==> flow/design.v <==
module led_alarm 
    #(parameter L_TIME = 25'd25_000_000 
    )
    (
    input        clk       ,   
    input        rst_n     ,   
    input        rw_done   ,   
    input        rw_result ,   
    output  reg  led           
);
    reg          rw_done_flag;     
	reg  [24:0]  led_cnt     ;     
	always @(posedge clk or negedge rst_n) begin
    if(!rst_n)
        rw_done_flag <= 1'b0;
    else if(rw_done)
        rw_done_flag <= 1'b1;
 end
    always @(posedge clk or negedge rst_n) begin
    if(!rst_n)begin
        led <= 1'b0;
		led_cnt <= 25'd0;
	end
    else begin 
		 if(rw_done_flag)begin
			if(rw_result)
			      led <= 1'b1;
			else begin
			      led_cnt <= led_cnt + 1'd1;
			      if(led_cnt == L_TIME -1'b1)begin
				  led_cnt <= 0;
				  led <= ~led;
				  end
			end 
		 end
		 else 
		   led <= 1'b0;
	end
 end
 endmodule
* Tool chain data of led_alarm
What the tools print for led_alarm, step after step. Lines are those of the file above, counted from 1. Operators: Yosys type, input widths -> output width; for muxes data width and select width s. A cell with n/a has no value.
Inputs: top led_alarm, clock port clk, standard-cell library sky130hd, corner tt_025C_1v80

* Word level
Counts by Yosys on the flattened word-level netlist (proc, flatten, opt, wreduce; memories kept). Register bits leave out memories and registers merged into their read ports (data or address). Print and check cells are left out. Cells with the same type and inputs are merged into one.
Bit counts: bits in registers 27, input bits 4, output and inout bits 1
Cells by class: add/sub/neg operators 1, equal/unequal tests 2, mux-type cells 4, bitwise operators 2, reductions and logical operators 1
Operator list (count):
- $add 25x1->25 const B | 1
- $eq 25x25->1 const B | 1
- $mux 25 | 1
- $ne 3x2->1 const B | 1
- $mux 1 | 3
- $not 1->1 | 2
- $reduce_and 2->1 | 1

* Longest topological paths
Yosys ltp: most cells in a row. Word level: on the elaborated netlist, between registers, memories and ports. Mapped: between sequential cells and ports; inverters and the memories' decode and read muxes count.
Logic depth: word-level depth 4, ABC_AREA 0, gate-level depth with buffers 7, gate-level depth less buffers 5

* After synthesis
The flow's flattened synthesis, as Yosys stat reports it; memories are mapped. The netlist is that of the ABC_AREA named above (0 if unset); the other value can give another one. Totals and module areas in this step are rounded.
Mapped netlist: cell count 142, synthesis area 1420 um^2, sequential area 676 um^2, flip-flops 27
Cell types (count):
- sky130_fd_sc_hd__dfrtp_1 | 27
- sky130_fd_sc_hd__xor2_1 | 7
- sky130_fd_sc_hd__nand2_1 | 15
- sky130_fd_sc_hd__o31ai_1 | 7
- sky130_fd_sc_hd__nand3_1 | 10
- sky130_fd_sc_hd__xnor2_1 | 5
- sky130_fd_sc_hd__a21oi_1 | 8
- sky130_fd_sc_hd__nand4_1 | 5
- sky130_fd_sc_hd__and4b_1 | 3
- sky130_fd_sc_hd__o21ai_0 | 6
- sky130_fd_sc_hd__or4_1 | 4
- sky130_fd_sc_hd__or3_1 | 4
- sky130_fd_sc_hd__buf_6 | 2
- sky130_fd_sc_hd__nor2_1 | 6
- sky130_fd_sc_hd__or4_4 | 2
- sky130_fd_sc_hd__nand4_4 | 1
- sky130_fd_sc_hd__nor3_1 | 4
- sky130_fd_sc_hd__and3_1 | 3
Other cell types: 14; their cells: 23.

* Path before layout
OpenSTA on the mapped netlist: ideal clock, no wires. The path of least setup slack (recovery checks aside). Input and output delay are each 20% of the period. Register names are those of the netlist, which keeps one name where synthesis merged equal registers.
Timing post-synthesis: path kind flip-flop to flip-flop, from reg led_cnt[0], to reg led_cnt[11], period 1.77 ns, setup time 0.123 ns, launch time at the first pin 0.000 ns, data arrival time 1.621 ns, path slack 0.026 ns, path delay 1.744 ns, stages 8, path buffers 2, synthesis period reached 1.744 ns
"path delay" is the arrival time less input delay plus setup time. "stages" counts driving pins, that of a launching flip-flop among them; a cell with two outputs on the path counts twice. "synthesis period reached" is the clock period less the worst setup slack; recovery checks do not enter. This is arithmetic on one report: input and output delays are still those of the set period (20% each). The rows between start and end are the longest chain of elaborated cells between them; the timing report does not say that the signal goes this way. Where chains are equally long, one stands for them. Each line given opens the expression or statement behind the cell; cells for indexed reads and writes are added by Yosys, which also makes memories of some case tables. At most two assigning lines are given for a register; there are more.
Between the ends, post-synthesis: cells stage by stage sky130_fd_sc_hd__dfrtp_1 > sky130_fd_sc_hd__ha_1 > sky130_fd_sc_hd__and4b_1 > sky130_fd_sc_hd__buf_2 > sky130_fd_sc_hd__nand4_1 > sky130_fd_sc_hd__nor3_1 > sky130_fd_sc_hd__buf_2 > sky130_fd_sc_hd__nor2_1, length of the longest elaborated chain 2
Ends and longest elaborated chain, post-synthesis:
- from (decl) | RTL line 12 | reg [24:0] led_cnt ;
- from (assign) | RTL line 22 | led_cnt <= 25'd0;
- from (assign) | RTL line 29 | led_cnt <= led_cnt + 1'd1;
- $add 25x1->25 | RTL line 29
- $mux 25 | RTL line 30 | if(led_cnt == L_TIME -1'b1)begin
- to (assign) | RTL line 29
- to (assign) | RTL line 31 | led_cnt <= 0;
- to (decl) | RTL line 12

* Timing after layout
From the final timing report of stored run 2: the path of least setup slack in the routed layout; clock arrival at registers is part of the times.
Timing post-layout: path kind flip-flop to flip-flop, from reg led_cnt[0], to reg led_cnt[16], period 2.1 ns, setup time 0.11 ns, launch time at the first pin 0.31 ns, data arrival time 2.31 ns, path slack -0.01 ns, stages 8, path buffers 2
The rows between start and end are the longest chain of elaborated cells between them; the timing report does not say that the signal goes this way. Where chains are equally long, one stands for them. At most two assigning lines are given for a register; there are more.
Between the ends, post-layout: cells stage by stage sky130_fd_sc_hd__dfrtp_1 > sky130_fd_sc_hd__ha_1 > sky130_fd_sc_hd__and4b_1 > sky130_fd_sc_hd__buf_2 > sky130_fd_sc_hd__nand4_1 > sky130_fd_sc_hd__nor3_2 > sky130_fd_sc_hd__buf_2 > sky130_fd_sc_hd__a21oi_1, length of the longest elaborated chain 2
Ends and longest elaborated chain, post-layout:
- from (decl) | RTL line 12 | reg [24:0] led_cnt ;
- from (assign) | RTL line 22 | led_cnt <= 25'd0;
- from (assign) | RTL line 29 | led_cnt <= led_cnt + 1'd1;
- $add 25x1->25 | RTL line 29
- $mux 25 | RTL line 30 | if(led_cnt == L_TIME -1'b1)begin
- to (assign) | RTL line 29
- to (assign) | RTL line 31 | led_cnt <= 0;
- to (decl) | RTL line 12

Appendix: measured runs

Design led_alarm on sky130hd. What follows are 2 stored runs of the flow, each under its own settings; their order means nothing. The constraints put input and output delay at 20% of the set period each and load the outputs with 0.01 pF.
"reached clock period" is the run's clock period less its worst setup slack. It is reckoned from that one timing run; input and output delays stay at 20% of the period that was set.
"worst path time" = time allowed to the worst setup path (clock period - input delay - output delay, where it has them) - its slack; a late launch clock adds to it, a late capture clock takes from it.
The measured numbers are rounded.

* Stored run 1 | settings: period_ns 1.66; CORE_UTILIZATION 66; CORE_ASPECT_RATIO 0.69; CELL_PAD_IN_SITES_DETAIL_PLACEMENT 1; GPL_TIMING_DRIVEN 0; CTS_CLUSTER_DIAMETER 103; CAP_MARGIN 5; MIN_ROUTING_LAYER met1; MAX_ROUTING_LAYER met5; CORE_MARGIN 2; SLEW_MARGIN 20 | did not finish, placement stopped with DPL-0033
* Stored run 2 | settings: period_ns 2.1; CORE_UTILIZATION 56; SETUP_SLACK_MARGIN -0.2; PLACE_DENSITY 0.49; HOLD_SLACK_MARGIN -0.01; CORE_MARGIN 9; CELL_PAD_IN_SITES_GLOBAL_PLACEMENT 1; GPL_TIMING_DRIVEN 0; GPL_ROUTABILITY_DRIVEN 1; CTS_CLUSTER_SIZE 69; CTS_CLUSTER_DIAMETER 32; CAP_MARGIN 20; SLEW_MARGIN 20 | results: total negative slack on setup checks -0.008 ns; cell area after synthesis 1420 um^2; worst path time 2.11 ns; worst setup path type flip-flop to flip-flop; reached clock period 2.108 ns; smallest setup slack -0.008 ns; utilization in the final report 65.7%; full die area 4680 um^2; std-cell area (final layout) 1520 um^2
